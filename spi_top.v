==> flow/design.v <==
`timescale 1ns / 1ps
 `timescale 1ns / 1ps
module spi_master #(
    parameter CLK_FREQ  = 50_000_000,   
    parameter SPI_FREQ  = 1_000_000     
)(
    input        clk,           
    input        reset,         
    input  [7:0] data_in,       
    input        start,         
    output reg   CS,            
    output reg   SCLK,          
    output reg   MOSI,          
    input        MISO,          
    output reg [7:0] data_out,  
    output reg   busy,          
    output reg   done           
);
    localparam integer DIV_CNT = (CLK_FREQ / (2*SPI_FREQ)); 
    reg [15:0] clk_cnt;
    reg spi_clk_en;
    localparam IDLE = 2'd0, LOAD = 2'd1, TRANSFER = 2'd2, FINISH = 2'd3; 
    reg [1:0] state;
    reg [7:0] shift_reg;
    reg [7:0] received;
    reg [2:0] bit_cnt;
    always @(posedge clk or posedge reset) begin
        if (reset) begin
            clk_cnt   <= 0;
            spi_clk_en <= 0;
        end else if (state == TRANSFER) begin
            if (clk_cnt == DIV_CNT-1) begin
                clk_cnt   <= 0;
                spi_clk_en <= 1;
            end else begin
                clk_cnt   <= clk_cnt + 1;
                spi_clk_en <= 0;
            end
        end else begin
            clk_cnt   <= 0;
            spi_clk_en <= 0;
        end
    end
    always @(posedge clk or posedge reset) begin
        if (reset) begin
            state     <= IDLE;
            CS        <= 1;
            SCLK      <= 0;
            MOSI      <= 0;
            busy      <= 0;
            done      <= 0;
            data_out  <= 0;
            received  <= 0;
            shift_reg <= 0;
            bit_cnt   <= 0;
        end else begin
            case (state)
                IDLE: begin
                    CS   <= 1;     
                    SCLK <= 0;
                    done <= 0;
                    busy <= 0;
                    if (start) begin
                        state     <= LOAD;
                        shift_reg <= data_in;
                    end
                end
                LOAD: begin
                    CS   <= 0;    
                    busy <= 1;
                    bit_cnt <= 3'd7;
                    MOSI <= shift_reg[7];
                    state <= TRANSFER;
                end
                TRANSFER: begin
                    if (spi_clk_en) begin
                        SCLK <= ~SCLK;
                        if (SCLK) begin
                            received[bit_cnt] <= MISO;
                            if (bit_cnt == 0) begin
                                state <= FINISH;
                            end else begin
                                bit_cnt <= bit_cnt - 1;
                            end
                        end else begin
                            MOSI <= shift_reg[bit_cnt];
                        end
                    end
                end
                FINISH: begin
                    CS   <= 1;   
                    busy <= 0;
                    done <= 1;   
                    data_out <= received;
                    state <= IDLE;
                end
            endcase
        end
    end
endmodule
 `timescale 1ns / 1ps
module spi_slave (
    input        clk,       
    input        reset,      
    input        CS,        
    input        SCLK,        
    input        MOSI,        
    output reg   MISO,        
    output reg [7:0] data_out,  
    input  [7:0] data_in      
);
    reg [7:0] shift_in;       
    reg [7:0] shift_out;      
    reg [2:0] bit_cnt;        
    always @(posedge clk or posedge reset) begin
        if (reset) begin
            shift_in  <= 0;
            shift_out <= 0;
            data_out  <= 0;
            bit_cnt   <= 0;
            MISO      <= 0;
        end
    end
    always @(negedge CS or posedge reset) begin
        if (reset) begin
            MISO <= 0;
        end else begin
            MISO <= data_in[7];
            shift_out <= data_in;
            bit_cnt <= 0;
        end
    end
    always @(posedge SCLK) begin
        if (!CS) begin
            shift_in <= {shift_in[6:0],MOSI};
            bit_cnt  <= bit_cnt + 1;
            if (bit_cnt == 3'd7) begin
                data_out <={shift_in[6:0],MOSI};  
                bit_cnt  <= 0;
            end
        end
    end
    always @(posedge SCLK) begin
        if (!CS) begin
            MISO      <= shift_out[7];
            shift_out <= {shift_out[6:0], 1'b0};
        end
    end
endmodule
module spi_full_duplex_top (
    input        clk,        
    input        reset,      
    input        start,      
    input  [7:0] master_data_in,  
    input  [7:0] slave_data_in,   
    output [7:0] master_data_out,  
    output [7:0] slave_data_out,   
    output       done,             
    output       busy              
);
    wire CS;    
    wire SCLK;
    wire MOSI; 
    wire MISO;
    spi_master #(
        .CLK_FREQ(50_000_000),    
        .SPI_FREQ(1_000_000)      
    ) u_master (
        .clk(clk),
        .reset(reset),
        .data_in(master_data_in),
        .start(start),
        .CS(CS),
        .SCLK(SCLK),
        .MOSI(MOSI),
        .MISO(MISO),
        .data_out(master_data_out),
        .busy(busy),
        .done(done)
    );
    spi_slave u_slave (
        .clk(clk),
        .reset(reset),
        .CS(CS),
        .SCLK(SCLK),
        .MOSI(MOSI),
        .MISO(MISO),
        .data_out(slave_data_out),
        .data_in(slave_data_in)
    );
endmodule
==> Tool chain data of spi_full_duplex_top <==
The steps from the RTL of spi_full_duplex_top to its reports follow in flow order.
Lines are those of the file above, counted from 1.
Cell names lack the library's common part.
{ "setup": {"top": "spi_full_duplex_top", "clock": "clk", "library": "sky130hd", "pvt_corner": "tt_025C_1v80"} }

==> Word level <==
Source: Yosys, flattened and elaborated, memories not mapped. Widths are those after wreduce. Registers that Yosys merges into a memory's read port (data or address) are not register bits. Print and check cells do not count.
{ "bits": {"latchBits": 0, "reg_bits": 41, "ramBits": 0, "mem_bits_ro": 0, "clocked_rd_ports_x_width": 0, "mem_count": 0, "word_cells": 61} }
{ "op_classes": {"logic": 5, "n_mux": 20, "reduce_logical": 13, "compare": 0, "shifts": 2, "n_div": 0, "n_mul": 0, "addsub": 3, "equal": 9} }
{ "ops": {"columns": ["op", "count"], "rows": [
  ["16-bit 2-to-1 mux", 2],
  ["8-bit 2-to-1 mux", 3],
  ["1-bit by 4-bit variable shift with 8-bit output with constant A", 2],
  ["16-bit by 1-bit adder with 16-bit output with constant B", 1],
  ["16-bit by 5-bit equality test with 1-bit output with constant B", 1],
  ["3-bit 2-to-1 mux", 3],
  ["2-bit nonzero test", 4],
  ["8-bit bitwise AND", 1],
  ["8-bit bitwise OR", 1],
  ["8-bit NOT", 1],
  ["2-bit parallel mux with 4-bit select", 1],
  ["2-bit 2-to-1 mux", 4],
  ["2-bit by 1-bit != test with 1-bit output with constant B", 3],
  ["3-bit parallel mux with 2-bit select", 1],
  ["1-bit parallel mux with 2-bit select", 3],
  ["5-bit AND reduction", 1],
  ["2-bit equality test with constant B", 2],
  ["2-bit != test with constant B", 2],
  ["3-bit negation with 4-bit output", 1],
  ["4-bit AND reduction", 1],
  ["4-bit nonzero test", 1],
  ["3-bit by 1-bit subtractor with 3-bit output with constant B", 1],
  ["3-bit logical NOT", 1],
  ["3-bit AND reduction", 1],
  ["3-bit OR reduction", 1],
  ["1-bit 2-to-1 mux", 3],
  ["1-bit NOT", 2],
  ["2-bit by 1-bit equality test with 1-bit output with constant B", 1]
]} }
Not listed: further kinds 3, cells in them 3.

==> Longest topological paths <==
Yosys ltp: most cells in a row. Word level: on the elaborated netlist, between registers, memories and ports. Mapped: between sequential cells and ports; inverters and the memories' decode and read muxes count.
{ "logic_depth": {"ltp_word": 8, "ABC_AREA": 1, "depth_mapped": 8} }

==> Netlist <==
The flow's flattened synthesis, as Yosys stat reports it; memories are mapped. The netlist is that of the ABC_AREA named above (0 if unset); the other value can give another one.
{ "types": {"columns": ["cell", "count", "area_total_um2"], "rows": [
  ["dfrtp_1", 42, 1.05E+03],
  ["nand2_1", 53, 198.941],
  ["nor2_1", 38, 142.637],
  ["inv_1", 28, 105.101],
  ["ha_1", 8, 100.096],
  ["buf_4", 8, 60.058],
  ["nand3_1", 9, 45.043],
  ["o21ai_0", 9, 45.043],
  ["a21boi_0", 5, 37.536],
  ["nand4_1", 6, 37.536],
  ["nor2_2", 6, 37.536],
  ["xor2_1", 4, 35.034],
  ["dfstp_2", 1, 26.275],
  ["nand2_2", 4, 25.024],
  ["a21oi_1", 4, 20.019],
  ["nand3_2", 2, 20.019],
  ["a31oi_1", 3, 18.768],
  ["xnor2_1", 2, 17.517]
]} }
Other cell types: 8; their cells: 13.
{ "mapped": {"cell_count": 245, "buffers": 10, "flip_flops": 43, "synth_area_um2": 2092.0, "seq_area_um2": 1077.3} }

==> Path before layout <==
OpenSTA on the mapped netlist: ideal clock, no wires. The path of least setup slack (recovery checks aside). Input and output delay are each 20% of the period. Register names are those of the netlist, which keeps one name where synthesis merged equal registers.
{ "synth_timing": {"kind": "register -> register", "start": "register u_master.bit_cnt[0]", "end": "register u_master.received[1]", "arrival_ns": 1.408, "launch_ns": 0.000, "setup_slack_ns": 1.857, "path_stages": 7, "delay_ns": 1.552, "period_ns": 3.41, "setup_time_ns": 0.144, "period_less_setup_slack_ns": 1.553} }
"delay_ns" is the arrival time less input delay plus setup time.
"path_stages" counts driving pins, that of a launching flip-flop among them; a cell with two outputs on the path counts twice.
"period_less_setup_slack_ns" = period - worst setup slack (recovery checks aside). The figure is calculated, with input and output delays left at 20% of the set period.
A register here has more assigning lines than the two given.
{ "synth_between": {"cell_sequence": "dfrtp_1 inv_1 ha_1 ha_1 inv_1 nor3_1 a21boi_0"} }
{ "synth_rtl": {"columns": ["element", "line", "rtl"], "rows": [
  ["from (decl)", 26, "reg [2:0] bit_cnt;"],
  ["from (assign)", 55, "bit_cnt   <= 0;"],
  ["from (assign)", 83, "bit_cnt <= bit_cnt - 1;"],
  ["to (assign)", 53, "received  <= 0;"],
  ["to (assign)", 79, "received[bit_cnt] <= MISO;"],
  ["to (decl)", 25, "reg [7:0] received;"]
]} }
Chain of elaborated cells between the ends: none given.

==> Timing after layout <==
From the final timing report of record 1: the path of least setup slack in the routed layout; clock arrival at registers is part of the times.
{ "layout_timing": {"kind": "register -> register", "start": "register u_master.bit_cnt[1]", "end": "register u_master.received[2]", "path_stages": 7, "launch_ns": 0.30, "arrival_ns": 1.48, "setup_time_ns": 0.12, "period_ns": 1.17, "setup_slack_ns": -0.14} }
A register here has more assigning lines than the two given.
{ "layout_between": {"cell_sequence": "dfrtp_1 inv_2 ha_4 ha_4 inv_4 nor3_4 a21boi_1"} }
{ "layout_rtl": {"columns": ["element", "line", "rtl"], "rows": [
  ["from (decl)", 26, "reg [2:0] bit_cnt;"],
  ["from (assign)", 55, "bit_cnt   <= 0;"],
  ["from (assign)", 83, "bit_cnt <= bit_cnt - 1;"],
  ["to (assign)", 53, "received  <= 0;"],
  ["to (assign)", 79, "received[bit_cnt] <= MISO;"],
  ["to (decl)", 25, "reg [7:0] received;"]
]} }
Chain of elaborated cells between the ends: none given.

Ticket comment

Design spi_full_duplex_top on sky130hd. What follows are 2 stored runs of the flow, each under its own settings; their order means nothing. The constraints put input and output delay at 20% of the set period each and load the outputs with 0.01 pF.
"achieved_clock_period_ns" = clock period - worst setup slack. The figure is calculated, with input and output delays left at 20% of the set period.
"fin_power_uw": no workload was simulated; the value follows from the tool's default switching activity.
[
  {
    "run": "record 1",
    "settings": { "period_ns": 1.17, "CORE_UTILIZATION": 51, "PLACE_DENSITY": 0.53, "ABC_AREA": 1, "GPL_ROUTABILITY_DRIVEN": 1, "CTS_CLUSTER_SIZE": 12, "CTS_CLUSTER_DIAMETER": 253, "MAX_ROUTING_LAYER": "met5", "CAP_MARGIN": 20, "CORE_MARGIN": 2, "SLEW_MARGIN": 20 },
    "results": { "post_route_stdcell_area_um2": 2840.2, "achieved_clock_period_ns": 1.307, "setup_worst_slack_ns": -0.137, "synthesis_area_um2": 2092.0, "fin_power_uw": 3332, "design.die.area_um2": 4630.1 }
  },
  {
    "run": "record 2",
    "settings": { "period_ns": 1.93, "CORE_UTILIZATION": 57, "CAP_MARGIN": 20, "CORE_MARGIN": 2, "SLEW_MARGIN": 20 },
    "results": { "post_route_stdcell_area_um2": 2214.6, "achieved_clock_period_ns": 1.755, "setup_worst_slack_ns": 0.175, "synthesis_area_um2": 1986.9, "fin_power_uw": 1564, "design.die.area_um2": 3974.0 }
  }
]
